==> flow/design.v <==
module fifo
#(
   parameter WIDTH = 32,
   parameter DEPTH = 3
)
(
    input               clk ,
    input               rst_n ,
    output              fifo_full,
    output              fifo_empty,
    input               w_valid,
    input               r_ready,
    input  [WIDTH-1:0]  data_in,
    output [WIDTH-1:0]  data_out
);
    localparam PTR_NUM_BITS = $clog2(DEPTH);
    reg [PTR_NUM_BITS : 0] drp, wrp, rdp;
    wire fifo_pop,fifo_push;
    assign fifo_pop = !fifo_empty & r_ready;
    assign fifo_push = !fifo_full & w_valid;
    assign fifo_full  = (drp == DEPTH );
    assign fifo_empty = (drp == 0); 
    always @(posedge clk or negedge rst_n) 
    begin
        if (!rst_n)
        begin
            wrp <= 'd0;
            rdp <= 'd0;
        end
        else 
        begin
            if(fifo_push)
            begin
                if(wrp < DEPTH-1)
                    wrp <= wrp + 1'b1;
                else
                    wrp <= 0;
            end
            if(fifo_pop)
            begin
                if(rdp < DEPTH-1)
                    rdp <= rdp + 1;
                else
                    rdp <= 0;
            end
        end
    end 
    always @(posedge clk or negedge rst_n) 
    begin
        if (!rst_n)
        begin
            drp <= 'd0;
        end
        else 
        begin
            if(fifo_push & !fifo_pop)
                drp <= drp + 1'b1;
            else if(!fifo_push & fifo_pop)
                drp <= drp - 1'b1;
        end
    end 
    reg [WIDTH-1:0] fifo_reg [0:DEPTH-1];
    integer i ;
    assign data_out = fifo_reg[rdp];
    always @(posedge clk or negedge rst_n) 
    begin
        if (!rst_n)
            for(i = 0;i<DEPTH;i=i+1)
                fifo_reg[i] <= 'd0;
        else 
        begin
            if(fifo_push)
                fifo_reg[wrp] <= data_in;
        end
    end 
endmodule
Tool chain data of fifo
The steps from the RTL of fifo to its reports follow in flow order.
Line numbers count from 1 in the design file above.
Operators: Yosys type, input widths -> output width; for muxes data width and select width s.
Cell names lack the library's common part.
{"block": "inputs", "design": "fifo", "clock_port": "clk", "lib": "sky130hd", "corner": "tt_025C_1v80"}

Elaborated design
Counts by Yosys on the flattened word-level netlist (proc, flatten, opt, wreduce). Print and check cells are left out. Cells with the same type and inputs are merged into one.
{"block": "bits", "reg_bits": 105, "in_bits": 36, "out_inout_bits": 34, "wordCells": 37}
{"block": "classes", "add_sub_neg": 4, "n_cmp": 2, "equal": 5, "n_mux": 5, "bitwise": 4, "n_reduce_logical": 11}
{"block": "ops", "cell": "$pmux 32 s3", "count": 1}
{"block": "ops", "cell": "$mux 3", "count": 4}
{"block": "ops", "cell": "$add 3x1->3 const B", "count": 3}
{"block": "ops", "cell": "$reduce_and 2->1", "count": 3}
{"block": "ops", "cell": "$lt 3x2->1 const B", "count": 2}
{"block": "ops", "cell": "$and 1x1->1", "count": 4}
{"block": "ops", "cell": "$logic_not 1->1", "count": 4}
{"block": "ops", "cell": "$eq 2x1->1 const B", "count": 2}
{"block": "ops", "cell": "$eq 2x2->1 const B", "count": 2}
{"block": "ops", "cell": "$logic_not 2->1", "count": 2}
{"block": "ops", "cell": "$sub 3x1->3 const B", "count": 1}
{"block": "ops", "cell": "$eq 3x2->1 const B", "count": 1}
{"block": "ops", "cell": "$logic_not 3->1", "count": 1}
{"block": "ops", "cell": "$reduce_bool 2->1", "count": 1}

Depth
Yosys ltp: most cells in a row. Word level: on the elaborated netlist, between registers, memories and ports. Mapped: between sequential cells and ports; inverters and the memories' decode and read muxes count.
{"block": "logic_depth", "word_depth": 7, "ABC_AREA": 0, "depth_mapped": 9, "ltp_nobuf": 9}

Mapped cells and area
Source: synth_stat.txt of the flow (Yosys; design flattened, memories mapped). It holds for the ABC_AREA given above (unset counts as 0); a run with the other value may have another netlist.
Totals and module areas in this step are rounded.
{"block": "synth_totals", "stdcells": 359, "area_um2": 5200, "seq_area_um2": 2600, "ff_cells": 105}
{"block": "by_type", "cell_type": "dfrtp_1", "count": 105, "type_area_um2": 2627.52}
{"block": "by_type", "cell_type": "mux2_4", "count": 90, "type_area_um2": 1.35E+03}
{"block": "by_type", "cell_type": "a22oi_1", "count": 32, "type_area_um2": 240.23}
{"block": "by_type", "cell_type": "buf_12", "count": 9, "type_area_um2": 180.173}
{"block": "by_type", "cell_type": "o21ai_0", "count": 32, "type_area_um2": 160.154}
{"block": "by_type", "cell_type": "nand2_1", "count": 33, "type_area_um2": 123.869}
{"block": "by_type", "cell_type": "mux2_2", "count": 9, "type_area_um2": 101.347}
{"block": "by_type", "cell_type": "ha_1", "count": 8, "type_area_um2": 100.096}
{"block": "by_type", "cell_type": "clkbuf_1", "count": 13, "type_area_um2": 48.797}
{"block": "by_type", "cell_type": "buf_6", "count": 3, "type_area_um2": 33.782}
{"block": "by_type", "cell_type": "a22o_1", "count": 3, "type_area_um2": 26.275}
{"block": "by_type", "cell_type": "inv_1", "count": 7, "type_area_um2": 26.275}
{"block": "by_type", "cell_type": "fa_1", "count": 1, "type_area_um2": 20.019}
{"block": "by_type", "cell_type": "nand3b_4", "count": 1, "type_area_um2": 20.019}
{"block": "by_type", "cell_type": "and3_1", "count": 3, "type_area_um2": 18.768}
{"block": "by_type", "cell_type": "xor2_1", "count": 2, "type_area_um2": 17.517}
{"block": "by_type", "cell_type": "o31ai_2", "count": 1, "type_area_um2": 12.512}
{"block": "by_type", "cell_type": "nor3_1", "count": 2, "type_area_um2": 10.01}
Not listed: further types 5, cells in them 5.

Worst setup path after synthesis
Path of least setup slack by OpenSTA after synthesis, without wires, with an ideal clock, recovery checks aside; 20% of the period is set as input and as output delay. Where synthesis merged equal registers, the netlist keeps one of their names.
{"block": "synth_timing", "path_kind": "register to register", "from": "register drp[0]", "to": "register drp[2]", "clock_period_ps": 2830, "setup_ps": 79, "t_first_pin_ps": 0, "arrival_time_ps": 1913, "setup_slack_ps": 838, "path_delay_ps": 1992, "stages": 8, "period_less_setup_slack_ps": 1992}
"path_delay_ps" = arrival - input delay + setup time.
"stages" counts driving pins, that of a launching flip-flop among them; a cell with two outputs on the path counts twice.
"period_less_setup_slack_ps" = period - worst setup slack (recovery checks aside). The figure is calculated, with input and output delays left at 20% of the set period.
Between the ends stands the longest chain of elaborated cells between them, by number of cells; it is not shown to be the way that was timed. Of several equally long chains one is given.
A line is the first line of the expression or statement that the cell stems from. Yosys adds cells for indexed reads and writes and turns some case tables into memories.
At most two assigning lines are given for a register; there are more.
{"block": "synth_via", "cell_sequence": "dfrtp_1 -> o31ai_2 -> ha_1 -> inv_1 -> fa_1 -> xor2_1 -> nor2_1 -> xor2_1", "elab_chain_cells": 7}
{"block": "synth_rtl", "item": "from (decl)", "line": 17, "source": "reg [PTR_NUM_BITS : 0] drp, wrp, rdp;"}
{"block": "synth_rtl", "item": "from (assign)", "line": 57, "source": "drp <= drp + 1'b1;"}
{"block": "synth_rtl", "item": "from (assign)", "line": 59, "source": "drp <= drp - 1'b1;"}
{"block": "synth_rtl", "item": "$eq 3x2->1", "line": 21, "source": "assign fifo_full  = (drp == DEPTH );"}
{"block": "synth_rtl", "item": "$logic_not 1->1", "line": 20, "source": "assign fifo_push = !fifo_full & w_valid;"}
{"block": "synth_rtl", "item": "$and 1x1->1", "line": 20}
{"block": "synth_rtl", "item": "$logic_not 1->1", "line": 58, "source": "else if(!fifo_push & fifo_pop)"}
{"block": "synth_rtl", "item": "$and 1x1->1", "line": 58}
{"block": "synth_rtl", "item": "$mux 3", "line": 58}
{"block": "synth_rtl", "item": "$mux 3", "line": 56, "source": "if(fifo_push & !fifo_pop)"}
{"block": "synth_rtl", "item": "to (assign)", "line": 57}
{"block": "synth_rtl", "item": "to (assign)", "line": 59}
{"block": "synth_rtl", "item": "to (decl)", "line": 17}

Timing after layout
Path of least setup slack in the final report of run 2 (OpenROAD, finished layout, wires in). Where an end is a register, its clock arrival counts in the times.
The report prints the path's times to 10 ps; the period is as set.
{"block": "layout_timing", "path_kind": "register to output", "from": "register rdp[0]", "to": "output data_out[12]", "clock_period_ps": 3540, "output_delay_ps": 710, "t_first_pin_ps": 340, "arrival_time_ps": 2710, "setup_slack_ps": 120, "stages": 7}
Between the ends stands the longest chain of elaborated cells between them, by number of cells; it is not shown to be the way that was timed. Of several equally long chains one is given.
At most two assigning lines are given for a register; there are more.
{"block": "layout_via", "cell_sequence": "dfrtp_1 -> inv_1 -> ha_1 -> clkbuf_2 -> clkbuf_2 -> o21ai_0 -> clkdlybuf4s50_1", "elab_chain_cells": 2}
{"block": "layout_rtl", "item": "from (decl)", "line": 17, "source": "reg [PTR_NUM_BITS : 0] drp, wrp, rdp;"}
{"block": "layout_rtl", "item": "from (assign)", "line": 28, "source": "rdp <= 'd0;"}
{"block": "layout_rtl", "item": "from (assign)", "line": 42, "source": "rdp <= rdp + 1;"}
{"block": "layout_rtl", "item": "$eq 2x2->1", "line": 64, "source": "assign data_out = fifo_reg[rdp];"}
{"block": "layout_rtl", "item": "$pmux 32 s3", "line": 64}
{"block": "layout_rtl", "item": "to (decl)", "line": 14, "source": "output [WIDTH-1:0]  data_out"}

Lab notebook: fifo

Measured data: module fifo, platform sky130hd, 2 stored runs of the flow under differing settings, order arbitrary. Input and output delays are each 20% of the period that was set; the output load is 0.01 pF.
"timing.achieved_period_ps" = clock period - worst setup slack. The figure is calculated, with input and output delays left at 20% of the set period.
By "worst_path_ps" is meant the share of the clock period that the worst setup path is allowed (20% is reserved at inputs, 20% at outputs), minus its slack. Clock arrival times at its registers enter into it.
By "design_power_w" is meant OpenSTA's value without simulated activity: inputs other than the clock are taken to toggle once in ten clock periods, and the tool carries that through the logic.
"worst_path_ps" is given in steps of 10 ps.
The measured numbers are rounded.

{"run": "run 1", "settings": { "period_ns": 1.2, "CORE_UTILIZATION": 49, "SETUP_SLACK_MARGIN": -0.09, "PLACE_DENSITY": 0.38, "CORE_ASPECT_RATIO": 1.48, "CELL_PAD_IN_SITES_GLOBAL_PLACEMENT": 2, "ABC_AREA": 1, "GPL_TIMING_DRIVEN": 1, "CTS_CLUSTER_SIZE": 30, "CAP_MARGIN": 40, "MIN_ROUTING_LAYER": "met1", "MAX_ROUTING_LAYER": "met4", "CORE_MARGIN": 2, "SLEW_MARGIN": 20 }, "outcome": "incomplete, placement halted on GPL-0301"}
{"run": "run 2", "settings": { "period_ns": 3.54, "CORE_UTILIZATION": 15, "CORE_ASPECT_RATIO": 0.85, "CELL_PAD_IN_SITES_GLOBAL_PLACEMENT": 0, "TNS_END_PERCENT": 65, "ABC_AREA": 0, "GPL_TIMING_DRIVEN": 0, "CTS_CLUSTER_DIAMETER": 364, "CAP_MARGIN": 15, "CORE_MARGIN": 2, "SLEW_MARGIN": 20 }, "results": { "design_power_w": 0.0068, "total_negative_slack_ps": 0, "timing.achieved_period_ps": 3418, "post_route_stdcell_area_um2": 6800, "worst_path_ps": 2710, "path_kind": "register to output", "worstSetupSlack_ps": 120, "synth_area_um2": 5200, "finish.utilization_frac": 0.2, "die_area_um2": 36000 }}
